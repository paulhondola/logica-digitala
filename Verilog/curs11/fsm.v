==> flow/design.v <==
module data_processing(
    input clk, rst,
    input [4:0] c,
    input [7:0] n,
    output is_n_0,
    output [31:0] out_data
);
reg [31:0] an_reg, an_next;
reg [31:0] an1_reg, an1_next;
reg [31:0] an2_reg, an2_next;
reg [7:0] n_reg, n_next;
assign is_n_0 = (n_next == 0) ? 1'b1 : 1'b0;
always @(posedge clk)
begin
    if(rst)
    begin
        an_reg <= 0;
        an1_reg <= 0;
        an2_reg <= 0;
        n_reg <= 0;
    end
    else
    begin
        an_reg <= an_next;
        an1_reg <= an1_next;
        an2_reg <= an2_next;
        n_reg <= n_next;
    end
end
always @(*)
begin
    an_next = an_reg;
    an1_next = an1_reg;
    an2_next = an2_reg;
    n_next = n_reg;
    if(c[0])
    begin
        an1_next = 1;
        an2_next = 0;
        n_next = n;
        an_next = 0;
    end
    else
    if(c[1])
    begin
        an_next = an1_reg + an2_reg;
    end
end
endmodule
# Reports on data_processing

Tool output for the design above, in the order of the flow.
Line numbers count from 1 in the design file above.
Operators: Yosys type, input widths -> output width; for muxes data width and select width s.
Cell names lack the library's common part.
A cell with -- has no value.

Design top: data_processing
Clock: clk
Standard-cell library: sky130hd
Corner: tt_025C_1v80

# Word-level counts

Yosys after proc, flatten, opt, wreduce and memory -nomap, before mapping. Enables and synchronous resets that opt folds into registers are not counted as muxes. Memory bits, and registers merged into a memory's read port (data or address), are not among the register bits. Print and check cells are not counted. Equal cells are merged and count once.

Bitwise logic cells: 0
Multiplexer cells: 2
Shift-type cells: 0
Reductions and logical operators: 1
$lt $le $gt $ge: 0
Add/subtract/negate cells: 0
Equal/unequal tests: 0
Multipliers: 0
Divide/modulo/power cells: 0

Operators by type and width:

| operator        | number |
| $logic_not 8->1 | 1 |
| $mux 8          | 1 |
| $mux 1          | 1 |

Bits in writable memories: 0
Elaborated cells: 4
Bits in latches: 0
Output and inout port bits: 33
Register bits after elaboration: 8
Word width x clocked read ports: 0
ROM bits: 0
Memories: 0
Input bits: 15

# Depth

Depth = most cells in a row (Yosys ltp): at word level without a register or memory, in the mapped netlist without a sequential cell, where the memories' decode and read muxes count.

Depth after elaboration: 3
ABC_AREA: 1
Depth in mapped cells: 7
Depth with buffers taken out: 6

# Netlist

The flow's flattened synthesis, as Yosys stat reports it; memories are mapped. The netlist is that of the ABC_AREA named above (0 if unset); the other value can give another one.

Flip-flops: 8
Area of sequential cells: 160.2 µm²
Buffers: 34
Mapped area: 591.8 µm²
Cell count: 83

Cell types:

| type    | number | area in all (µm²) |
| buf_4   | 32     | 240.23 |
| dfxtp_1 | 8      | 160.154 |
| nand2_1 | 23     | 86.333 |
| a21oi_1 | 8      | 40.038 |
| nand2_2 | 3      | 18.768 |
| nor2_1  | 5      | 18.768 |
| buf_6   | 1      | 11.261 |
| inv_6   | 1      | 8.758 |
| buf_1   | 1      | 3.754 |
| conb_1  | 1      | 3.754 |

# Path before layout

Source: OpenSTA report_checks on the synthesized netlist (no wires, ideal clock, input and output delay 20% of the period each), path of least setup slack; recovery checks are left aside. Register names are those of the netlist, which keeps one name where synthesis merged equal registers.

Path type: input to output
Start point: in c[0]
End point: out is_n_0
Data required time: 1.424 ns
Output delay: 0.356 ns
Period: 1.78 ns
Setup slack: 0.503 ns
Driving pins on the path: 7
Arrival time: 0.921 ns
Time at the first pin: 0.356 ns
Delay of the path: 0.565 ns
External input delay: 0.356 ns
Buffers on the path: 1
Period reached after synthesis: 1.277 ns

"delay of the path" = arrival - input delay + setup time.
A path that ends at an output port has no setup time.
"driving pins on the path" counts driving pins, that of a launching flip-flop among them; a cell with two outputs on the path counts twice.
"period reached after synthesis" = period - worst setup slack (recovery checks aside). The figure is calculated, with input and output delays left at 20% of the set period.
Between the ends stands the longest chain of elaborated cells between them, by number of cells; it is not shown to be the way that was timed. Of several equally long chains one is given.
Each line given opens the expression or statement behind the cell; cells for indexed reads and writes are added by Yosys, which also makes memories of some case tables.

Cells stage by stage: buf_6 -> inv_6 -> nand2_1 -> nand2_1 -> nor2_1 -> nand2_1 -> nor2_1
Length of the longest elaborated chain: 3
Elaborated cells between the ends (all ways): 3
RTL lines with such cells: 2
Those cells by class: mux: 2; reduce/logical: 1

RTL lines, path after synthesis:

| what               | line | text |
| start: declaration | 3    | `input [4:0] c,` |
| $mux 8             | 36   | `if(c[0])` |
| $logic_not 8->1    | 12   | `assign is_n_0 = (n_next == 0) ? 1'b1 : 1'b0;` |
| $mux 1             | 12   |  |
| end: declaration   | 5    | `output is_n_0,` |

# Timing after layout

Path of least setup slack in the final report of stored run 1 (OpenROAD, finished layout, wires in). Where an end is a register, its clock arrival counts in the times.

Path type: register to output
Start point: reg n_reg[2]
End point: out is_n_0
Period: 1.12 ns
Data required time: 0.90 ns
Setup slack: -0.21 ns
Time at the first pin: 0.27 ns
Arrival time: 1.10 ns
Buffers on the path: 1
Output delay: 0.22 ns
Driving pins on the path: 7

Between the ends stands the longest chain of elaborated cells between them, by number of cells; it is not shown to be the way that was timed. Of several equally long chains one is given.

Cells stage by stage: dfxtp_2 -> nand2_2 -> nand2_1 -> nor2_1 -> nand2_1 -> nor2_1 -> buf_2
Length of the longest elaborated chain: 3
Elaborated cells between the ends (all ways): 3
RTL lines with such cells: 2
Those cells by class: mux: 2; reduce/logical: 1

RTL lines, path post-layout:

| what               | line | text |
| start: declaration | 11   | `reg [7:0] n_reg, n_next;` |
| start: assignment  | 20   | `n_reg <= 0;` |
| start: assignment  | 27   | `n_reg <= n_next;` |
| $mux 8             | 36   | `if(c[0])` |
| $logic_not 8->1    | 12   | `assign is_n_0 = (n_next == 0) ? 1'b1 : 1'b0;` |
| $mux 1             | 12   |  |
| end: declaration   | 5    | `output is_n_0,` |

Ticket comment

Settings and measured results of 2 stored flow runs for module data_processing (sky130hd), not sorted in any way. The constraints put input and output delay at 20% of the set period each and load the outputs with 0.01 pF.
By "worst setup path time" is meant the share of the clock period that the worst setup path is allowed (20% is reserved at inputs, 20% at outputs), minus its slack. Clock arrival times at its registers enter into it.
"total power after layout" rests on the timing tool's default activity at the inputs, not on a simulated workload.
Settings: . = not set for that run.

| item                                         | stored run 1       | stored run 2       |
| period_ns                                    | 1.12               | 1.61               |
| CORE_UTILIZATION                             | 42                 | 51                 |
| SETUP_SLACK_MARGIN                           | 0.1                | -0.05              |
| PLACE_DENSITY_LB_ADDON                       | 0.0                | .                  |
| HOLD_SLACK_MARGIN                            | -0.1               | .                  |
| ABC_AREA                                     | 1                  | .                  |
| GPL_TIMING_DRIVEN                            | 1                  | 0                  |
| GPL_ROUTABILITY_DRIVEN                       | 1                  | 1                  |
| CTS_CLUSTER_SIZE                             | 41                 | 33                 |
| SLEW_MARGIN                                  | 10                 | 30                 |
| CAP_MARGIN                                   | 20                 | 20                 |
| CORE_MARGIN                                  | 2                  | 7                  |
| TNS_END_PERCENT                              | .                  | 65                 |
| CTS_CLUSTER_DIAMETER                         | .                  | 110                |
| MIN_ROUTING_LAYER                            | .                  | met2               |
| MAX_ROUTING_LAYER                            | .                  | met5               |
| overall die area (µm²)                       | 1725.2             | 2271.9             |
| total power after layout (mW)                | 0.8278             | 0.5349             |
| synthesized cell area (µm²)                  | 591.8              | 578.1              |
| standard-cell area of the final layout (µm²) | 967.2              | 823.3              |
| lowest hold slack (ns)                       | 0.355              | 0.319              |
| worst setup path time (ns)                   | 1.10               | 1.49               |
| worst setup path type                        | register to output | register to output |
| worst setup slack after layout (ns)          | -0.206             | -0.204             |
| setup total negative slack (ns)              | -0.206             | -0.204             |
